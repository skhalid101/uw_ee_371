==> flow/design.v <==
module bic(out, en, in, rst);
	output out;
	input [3:0] in;
	input en, rst;
	wire [3:0] bitCounterOut;
	wire bitRst;
	wire bitClk;
	up_counter bitCounter(bitCounterOut, bitClk, bitRst);
	assign bitClk = (in == 4'b0111) ? 1'b1 : 1'b0; 
	assign out = ((bitCounterOut == 4'b0111) && (in == 4'b1111)) ? 1'b1 : 1'b0;
	assign bitRst = (bitCounterOut == 9 || !en) ? 1'b0 : rst;
endmodule
module bic_tr(out, en, clk, rst);
	output reg out;
	input en, clk, rst;
	reg [3:0] counter;
	wire state;
	assign state = en;
	parameter OP_NOP = 0;
	parameter OP_COUNTING = 1;
	always @(posedge clk) begin
		if (!rst) begin
			counter <= 0;
			out <= 0;
		end else begin
			out <= 0;
			case (state)
				OP_NOP: begin
					counter <= 0;
				end
				OP_COUNTING: begin
					counter <= counter + 1;
					if (counter == 10) begin
						out <= 1;
						counter <= 0;
					end
				end
			endcase
		end
	end
endmodule
module bsc(out, en, minorClk, rst);
	output [3:0] out;
	input en, minorClk, rst;
	wire clockRst;
	wire [3:0] clockCounterOut; 
	up_counter clockCounter(clockCounterOut, minorClk, clockRst);
	assign out = clockCounterOut;
	assign clockRst = (en) ? rst : 1'b0;
endmodule
module dflipflop(q, qBar, D, clk, rst);
	input D, clk, rst; 	 
	output q, qBar;		 
	reg q;
	not n1 (qBar, q);	 
	always@ (negedge rst or posedge clk)
	begin
		if(!rst)
			q = 0;
		else
			q = D;
	end
endmodule
module parallel_to_serial(
									data_out,
									data_in,
									counter,
									load,
									clk,
									rst
								); 
	output reg data_out;
	input clk, rst, load; 
	input [7:0] data_in; 
	input [3:0] counter;
	reg [9:0] temp;
	reg [1:0] state;
	wire [9:0] temp_wire;
	assign temp_wire = temp;
	 reg [3:0] count;
	 parameter OP_NOP = 2'b00;
	 parameter OP_COUNTING = 2'b01;
	 always @(posedge clk) begin
		 if (!rst) begin 
	  		 temp <= 10'b0000000000; 
			 data_out <= 0;
			 state <= 0;
			 count <= 0;
		 end else begin
			 case (state)
				 OP_NOP : begin
					data_out <= 0;
					 if (load) begin 
						 temp <= {1'b1, data_in, 1'b0};
						 state <= OP_COUNTING;
					 end
				 end
				 OP_COUNTING: begin
						data_out <= temp[9];
						temp <= temp << 1;
						count <= count + 1;
						if (count == 9) begin
							state <= OP_NOP;
							count <= 0;
						end 
				end
			endcase
		end
	end		
endmodule 
module transmitter(
							data_out,
							character_sent,
							data_in,
							load,
							transmit_enable,
							minorClk,
							majorClk,
							rst
						);
	output data_out;
	output character_sent;
	input [7:0] data_in;
	input load;
	input transmit_enable;
	input minorClk, majorClk, rst;
	wire [3:0] counter;
	parallel_to_serial pts(
				.data_out(data_out),
				.data_in(data_in),
				.counter(counter),
				.load(load),
				.clk(majorClk),
				.rst(rst)
	);
	bsc bsc(
		.out(counter), 
		.en(transmit_enable), 
		.minorClk(minorClk), 
		.rst(rst)
	);
	bic_tr bic(
		.out(character_sent), 
		.en(transmit_enable), 
		.clk(majorClk), 
		.rst(rst)
	);
endmodule
module up_counter(out, clk, rst);
	output [3:0] out;
	input clk, rst;
	wire q0_bar, q1_bar, q2_bar, q3_bar;
	dflipflop dff0(out[0], q0_bar, q0_bar, clk, rst);
	dflipflop dff1(out[1], q1_bar, q1_bar, q0_bar, rst);
	dflipflop dff2(out[2], q2_bar, q2_bar, q1_bar, rst);
	dflipflop dff3(out[3], q3_bar, q3_bar, q2_bar, rst);
endmodule
Reports on transmitter --
Tool output for the design above, in the order of the flow. Line numbers count from 1 in the design file above. Library cell names are shortened. A cell with - has no value.
Set-up: top transmitter, clock port majorClk, library sky130hd, corner tt_025C_1v80

Word-level counts --
Source: Yosys, flattened and elaborated, memories not mapped. Widths are those after wreduce. Registers that Yosys merges into a memory's read port (data or address) are not register bits. Print and check cells do not count. Equal cells are merged and count once.
Bit counts: bits in registers 22, input port bits 13, output and inout bits 2, word-level cells 29
Operators by class: $add $sub $neg 2, eq/ne operators 5, mux-type cells 10, bitwise logic cells 1, reduce/logical cells 5
Operator list (count):
- case mux 10 bit (select 2 bit) | 1
- two-way mux 10 bit | 1
- adder 4 x 1 -> 4 bit (second input constant) | 2
- == test 4 bit (second input constant) | 2
- case mux 4 bit (select 2 bit) | 1
- two-way mux 4 bit | 2
- AND reduction 2 bit | 2
- case mux 2 bit (select 2 bit) | 1
- two-way mux 2 bit | 2
- AND reduction 3 bit | 1
- == test 2 x 1 -> 1 bit (second input constant) | 1
- inequality test 2 x 1 -> 1 bit (second input constant) | 1
- inequality test 2 bit (second input constant) | 1
- zero test 2 bit | 1
- nonzero test 2 bit | 1
- case mux 1 bit (select 2 bit) | 1
- NOT 1 bit | 1
- two-way mux 1 bit | 1

Logic depth --
Depth = most cells in a row (Yosys ltp): at word level without a register or memory, in the mapped netlist without a sequential cell, where the memories' decode and read muxes count.
Logic depth: depth after elaboration 3, ABC_AREA 0, gate-level depth with buffers 5, gate-level depth less buffers 5

After synthesis --
The flow's flattened synthesis, as Yosys stat reports it; memories are mapped. The netlist is that of the ABC_AREA named above (0 if unset); the other value can give another one. Totals and module areas in this step are rounded.
Mapped netlist: standard cells after synthesis 94, mapped area 930 um^2, sequential part of the area 420 um^2, flip-flop cells 21, buffer cells 5
Cells by type:
- dfxtp_1 | count 21, area in all 420.403 um^2
- mux2i_1 | count 7, area in all 70.067 um^2
- o211a_1 | count 7, area in all 70.067 um^2
- nand2_1 | count 10, area in all 37.536 um^2
- nor2b_1 | count 6, area in all 37.536 um^2
- ha_1 | count 2, area in all 25.024 um^2
- buf_6 | count 2, area in all 22.522 um^2
- nand3_1 | count 4, area in all 20.019 um^2
- o21ai_0 | count 4, area in all 20.019 um^2
- nor2_1 | count 5, area in all 18.768 um^2
- xnor2_1 | count 2, area in all 17.517 um^2
- xor2_1 | count 2, area in all 17.517 um^2
- a21boi_0 | count 2, area in all 15.014 um^2
- mux2_4 | count 1, area in all 15.014 um^2
- and2_1 | count 2, area in all 12.512 um^2
- inv_1 | count 3, area in all 11.261 um^2
- nand4bb_1 | count 1, area in all 11.261 um^2
- and4b_1 | count 1, area in all 10.01 um^2
Other cell types: 12; their cells: 12. The figures by module come from a second, unflattened synthesis with its own total; it is not the netlist above.
Unflattened totals: cells (unflattened synthesis) 106, area total of the unflattened synthesis 1100 um^2
Each row is one instance without its submodules.
By module:
- parallel_to_serial | times used 1, cells 78, area 750 um^2
- bic_tr | times used 1, cells 19, area 200 um^2
- dflipflop | times used 4, cells 2, area 29 um^2
- bsc | times used 1, cells 1, area 6.3 um^2
- transmitter | times used 1, cells 0, area 0.0 um^2
- up_counter | times used 1, cells 0, area 0.0 um^2

Timing after synthesis --
OpenSTA on the mapped netlist: ideal clock, no wires. The path of least setup slack (recovery checks aside). Input and output delay are each 20% of the period. Register names are those of the netlist, which keeps one name where synthesis merged equal registers.
Timing post-synthesis: kind register -> register, start register pts.state, end register pts.temp[2], period 1.51 ns, time at the first pin 0.000 ns, data arrival time 1.044 ns, data required time 1.394 ns, path slack 0.350 ns, path delay 1.160 ns, driving pins on the path 4, path buffers 1, synthesis period reached 1.16 ns
"path delay" = arrival - input delay + setup time. "driving pins on the path": output pins that drive a net of the path, with the launching flip-flop's if there is one; two outputs of one cell count as two. "synthesis period reached" is the clock period less the worst setup slack; recovery checks do not enter. This is arithmetic on one report: input and output delays are still those of the set period (20% each). An end named without its bit number is one bit of that signal or, where synthesis recoded a state register, one of its new flip-flops. A register here has more assigning lines than the two given.
On the way, post-synthesis: cells stage by stage dfxtp_1 > mux2_4 > buf_6 > o211a_1
RTL lines, path post-synthesis:
- start, declared | line 77 | reg [1:0] state;
- start, assigned | line 87 | state <= 0;
- start, assigned | line 95 | state <= OP_COUNTING;
- end, assigned | line 94 | temp <= {1'b1, data_in, 1'b0};
- end, assigned | line 100 | temp <= temp << 1;
- end, declared | line 76 | reg [9:0] temp;
No chain of elaborated cells between the ends is given.

Worst path after layout --
From the final timing report of job 1: the path of least setup slack in the routed layout; clock arrival at registers is part of the times.
Timing post-layout: kind register -> register, start register pts.state, end register pts.temp[5], period 0.675 ns, time at the first pin 0.26 ns, data arrival time 1.28 ns, data required time 0.83 ns, path slack -0.45 ns, driving pins on the path 4, path buffers 1
An end named without its bit number is one bit of that signal or, where synthesis recoded a state register, one of its new flip-flops. A register here has more assigning lines than the two given.
On the way, post-layout: cells stage by stage dfxtp_4 > mux2_4 > buf_6 > o211a_1
RTL lines, path post-layout:
- start, declared | line 77 | reg [1:0] state;
- start, assigned | line 87 | state <= 0;
- start, assigned | line 95 | state <= OP_COUNTING;
- end, assigned | line 94 | temp <= {1'b1, data_in, 1'b0};
- end, assigned | line 100 | temp <= temp << 1;
- end, declared | line 76 | reg [9:0] temp;
No chain of elaborated cells between the ends is given.

FLOW RESULTS
============

Design transmitter on sky130hd. What follows are 2 stored runs of the flow, each under its own settings; their order means nothing. The constraints put input and output delay at 20% of the set period each and load the outputs with 0.01 pF.
"period achieved" means the clock period less the worst setup slack. The figure is calculated, with input and output delays left at 20% of the set period.
"worst setup path time" is the time allowed to the run's worst setup path (the clock period less input and output delay, where it has them) less its slack. Clock arrival times count: a late capture clock shortens it, a late launch clock lengthens it.
"power" is the tool's figure for a default switching activity; nothing was simulated.
Measured values are rounded.

* Job 1 | settings: period_ns 0.675; CORE_UTILIZATION 22; SETUP_SLACK_MARGIN 0.06; PLACE_DENSITY 0.67; CORE_MARGIN 9; CELL_PAD_IN_SITES_GLOBAL_PLACEMENT 2; TNS_END_PERCENT 80; GPL_TIMING_DRIVEN 0; CTS_CLUSTER_DIAMETER 347; CAP_MARGIN 10; SLEW_MARGIN 0; MIN_ROUTING_LAYER met2 | results: setup slack of the worst path -0.45 ns; utilization after layout 0.32; die outline area 6900 um^2; worst setup path time 1.12 ns; critical path type register -> register; period achieved 1.125 ns; standard-cell area of the final layout 1300 um^2; power 2600 µW; synthesis area 930 um^2; smallest hold slack 0.30 ns; summed negative setup slack -7.6 ns
* Job 2 | settings: period_ns 0.95; CORE_UTILIZATION 52; PLACE_DENSITY 0.59; CELL_PAD_IN_SITES_GLOBAL_PLACEMENT 2; GPL_TIMING_DRIVEN 0; CTS_CLUSTER_SIZE 81; CAP_MARGIN 25; SLEW_MARGIN 15; CORE_MARGIN 2 | not finished: placement ended with error GPL-0301
