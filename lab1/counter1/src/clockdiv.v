==> flow/design.v <==
module clock_divider (divided_clocks, clk);
	input clk;  
	output reg [31:0] divided_clocks;  
	initial
	divided_clocks = 0;
	always @(posedge clk)
		divided_clocks = divided_clocks + 1;
endmodule 
Step by step through the tools: clock_divider
The steps from the RTL of clock_divider to its reports follow in flow order. Lines are those of the file above, counted from 1. Library cell names are shortened. Not given: n/a

Top module: clock_divider. Clock input: clk. Cell library: sky130hd. Corner: tt_025C_1v80.

Elaborated design
Counts by Yosys on the flattened word-level netlist (proc, flatten, opt, wreduce; memories kept). Register bits leave out memories and registers merged into their read ports (data or address); mux counts leave out enables and synchronous resets folded into registers. Print and check cells are left out. Cells with the same type and inputs are merged into one.

The figure for flip-flop bits (word level) is 32. Under bits of input ports stands 1. Output and inout bits: 32. For elaborated cells the number is 2.

The entry for add/sub/neg operators reads 1.

Operators by type and width (number): adder 32 x 1 -> 32 bit (second input constant) (1).

Longest topological paths
Longest topological path by Yosys (ltp), each cell counted once; first at word level (registers and memories cut), then after technology mapping (sequential cells cut; the memories' decode and read muxes count).

The figure for depth after elaboration is 1. Under ABC_AREA stands 0. The entry for mapped depth reads 6.

Synthesis result
Yosys stat after the flow's synthesis: flattened, memories mapped to cells. It holds for the ABC_AREA given above (unset counts as 0); a run with the other value may have another netlist. Totals and module areas in this step are rounded.

Under mapped cells stands 127. For cell area after synthesis the number is 1320 um^2. For flip-flop cells the number is 32. Under buffer cells stands 4.

Cell types: dfxtp_1 (number 32, area in all 640.614 um^2); xor2_1 (number 20, area in all 175.168 um^2); xnor2_1 (number 10, area in all 87.584 um^2); nor4_2 (number 5, area in all 62.56 um^2); nand3_1 (number 10, area in all 50.048 um^2); and4_1 (number 4, area in all 35.034 um^2); nand2_1 (number 9, area in all 33.782 um^2); nor4_1 (number 4, area in all 25.024 um^2); nor2_1 (number 6, area in all 22.522 um^2); nor4_4 (number 1, area in all 21.27 um^2); nand3_2 (number 2, area in all 20.019 um^2); nor3_1 (number 4, area in all 20.019 um^2); inv_1 (number 5, area in all 18.768 um^2); nand4_1 (number 3, area in all 18.768 um^2); and3_1 (number 2, area in all 12.512 um^2); ha_1 (number 1, area in all 12.512 um^2); buf_6 (number 1, area in all 11.261 um^2); or3_4 (number 1, area in all 11.261 um^2).

Not listed: further types 6, cells in them 7.

Path before layout
Source: OpenSTA report_checks on the synthesized netlist (no wires, ideal clock, input and output delay 20% of the period each), path of least setup slack; recovery checks are left aside. Register names are those of the netlist, which keeps one name where synthesis merged equal registers.

Kind: register to register. Start point: reg divided_clocks[0]. End point: reg divided_clocks[24]. For period the number is 1720 ps. The entry for library setup time reads 134 ps. Under launch time at the first pin stands 0 ps. Arrival: 1534 ps. The entry for data required time reads 1586 ps. Path slack: 52 ps. For delay of the path the number is 1668 ps. The entry for driving pins on the path reads 7. The figure for path buffers is 1. The entry for synthesis period reached reads 1668 ps.

"delay of the path" is the arrival time less input delay plus setup time. "driving pins on the path" counts driving pins, that of a launching flip-flop among them; a cell with two outputs on the path counts twice. "synthesis period reached" = period - worst setup slack (recovery checks aside). The figure is calculated, with input and output delays left at 20% of the set period. The rows between start and end are the longest chain of elaborated cells between them; the timing report does not say that the signal goes this way. Where chains are equally long, one stands for them. Each line given opens the expression or statement behind the cell; cells for indexed reads and writes are added by Yosys, which also makes memories of some case tables.

Cell sequence: dfxtp_1 ha_1 nand3_1 or3_1 buf_2 nor4_1 xor2_1. Length of the longest elaborated chain: 1. Under elaborated cells between the ends (all ways) stands 1. The entry for RTL lines with such cells reads 1. Classes of those cells: 1 x add/sub.

RTL lines, path after synthesis: from (decl) (line 3) `output reg [31:0] divided_clocks;`; from (assign) (line 7) `divided_clocks = divided_clocks + 1;`; adder 32 x 1 -> 32 bit (line 7); to (assign) (line 7); to (decl) (line 3).

Timing after layout
Path of least setup slack in the final report of run 1 (OpenROAD, finished layout, wires in). Where an end is a register, its clock arrival counts in the times. The report prints the path's times to 10 ps; the period is as set.

Kind: register to register. Start point: reg divided_clocks[0]. End point: reg divided_clocks[24]. For period the number is 1540 ps. The entry for library setup time reads 70 ps. Under launch time at the first pin stands 320 ps. Arrival: 1770 ps. The entry for data required time reads 1790 ps. Path slack: 20 ps. The entry for driving pins on the path reads 7. The figure for path buffers is 1.

The rows between start and end are the longest chain of elaborated cells between them; the timing report does not say that the signal goes this way. Where chains are equally long, one stands for them.

Cell sequence: dfxtp_2 ha_2 nand3_2 or3_4 buf_12 nor4_4 xor2_1. Length of the longest elaborated chain: 1. Under elaborated cells between the ends (all ways) stands 1. The entry for RTL lines with such cells reads 1. Classes of those cells: 1 x add/sub.

RTL lines, path after layout: from (decl) (line 3) `output reg [31:0] divided_clocks;`; from (assign) (line 7) `divided_clocks = divided_clocks + 1;`; adder 32 x 1 -> 32 bit (line 7); to (assign) (line 7); to (decl) (line 3).

Hand-over note for clock_divider

Below are 2 stored runs of the flow (Yosys, OpenROAD; platform sky130hd) on clock_divider, each with its settings and what was measured, unordered. Constraints: input delay and output delay 20% of the set period each, output load 0.01 pF. By "period reached" is meant the clock period of the run minus its worst setup slack. This is arithmetic on one report: input and output delays are still those of the set period (20% each). By "time of the worst setup path" is meant the share of the clock period that the worst setup path is allowed (20% is reserved at inputs, 20% at outputs), minus its slack. Clock arrival times at its registers enter into it. "overall power" is the tool's figure for a default switching activity; nothing was simulated. "time of the worst setup path" is given in steps of 10 ps. Results are given in rounded form.

Run 1 has these settings: period_ns 1.54; CAP_MARGIN 20; CORE_MARGIN 2; CORE_UTILIZATION 40; SLEW_MARGIN 20. The period reached comes to 1520 ps. The overall power stands at 1360 uW. The worst hold slack after layout stands at 453 ps. The measured time of the worst setup path is 1520 ps. Type of the worst setup path: register to register. The total die area reads 3770 um^2. The measured standard-cell area after routing is 2030 um^2. For the setup slack of the worst path the run shows 20 ps. The measured netlist area reported by Yosys is 1320 um^2. The measured summed negative setup slack is 0 ps. The post-route utilization reads 0.653.

Run 2 has these settings: period_ns 2.41; CORE_UTILIZATION 19; PLACE_DENSITY 0.86; CORE_ASPECT_RATIO 1.26; CELL_PAD_IN_SITES_GLOBAL_PLACEMENT 0; CTS_CLUSTER_SIZE 48; CTS_CLUSTER_DIAMETER 223; SLEW_MARGIN 40; CAP_MARGIN 20; CORE_MARGIN 2. The worst hold slack after layout stands at 447 ps. The total die area reads 7630 um^2. The measured time of the worst setup path is 1800 ps. Type of the worst setup path: register to register. The measured standard-cell area after routing is 1820 um^2. The period reached comes to 1800 ps. The post-route utilization reads 0.267. The measured netlist area reported by Yosys is 1320 um^2. The measured summed negative setup slack is 0 ps. For the setup slack of the worst path the run shows 610 ps. The overall power stands at 940 uW.

End of note.
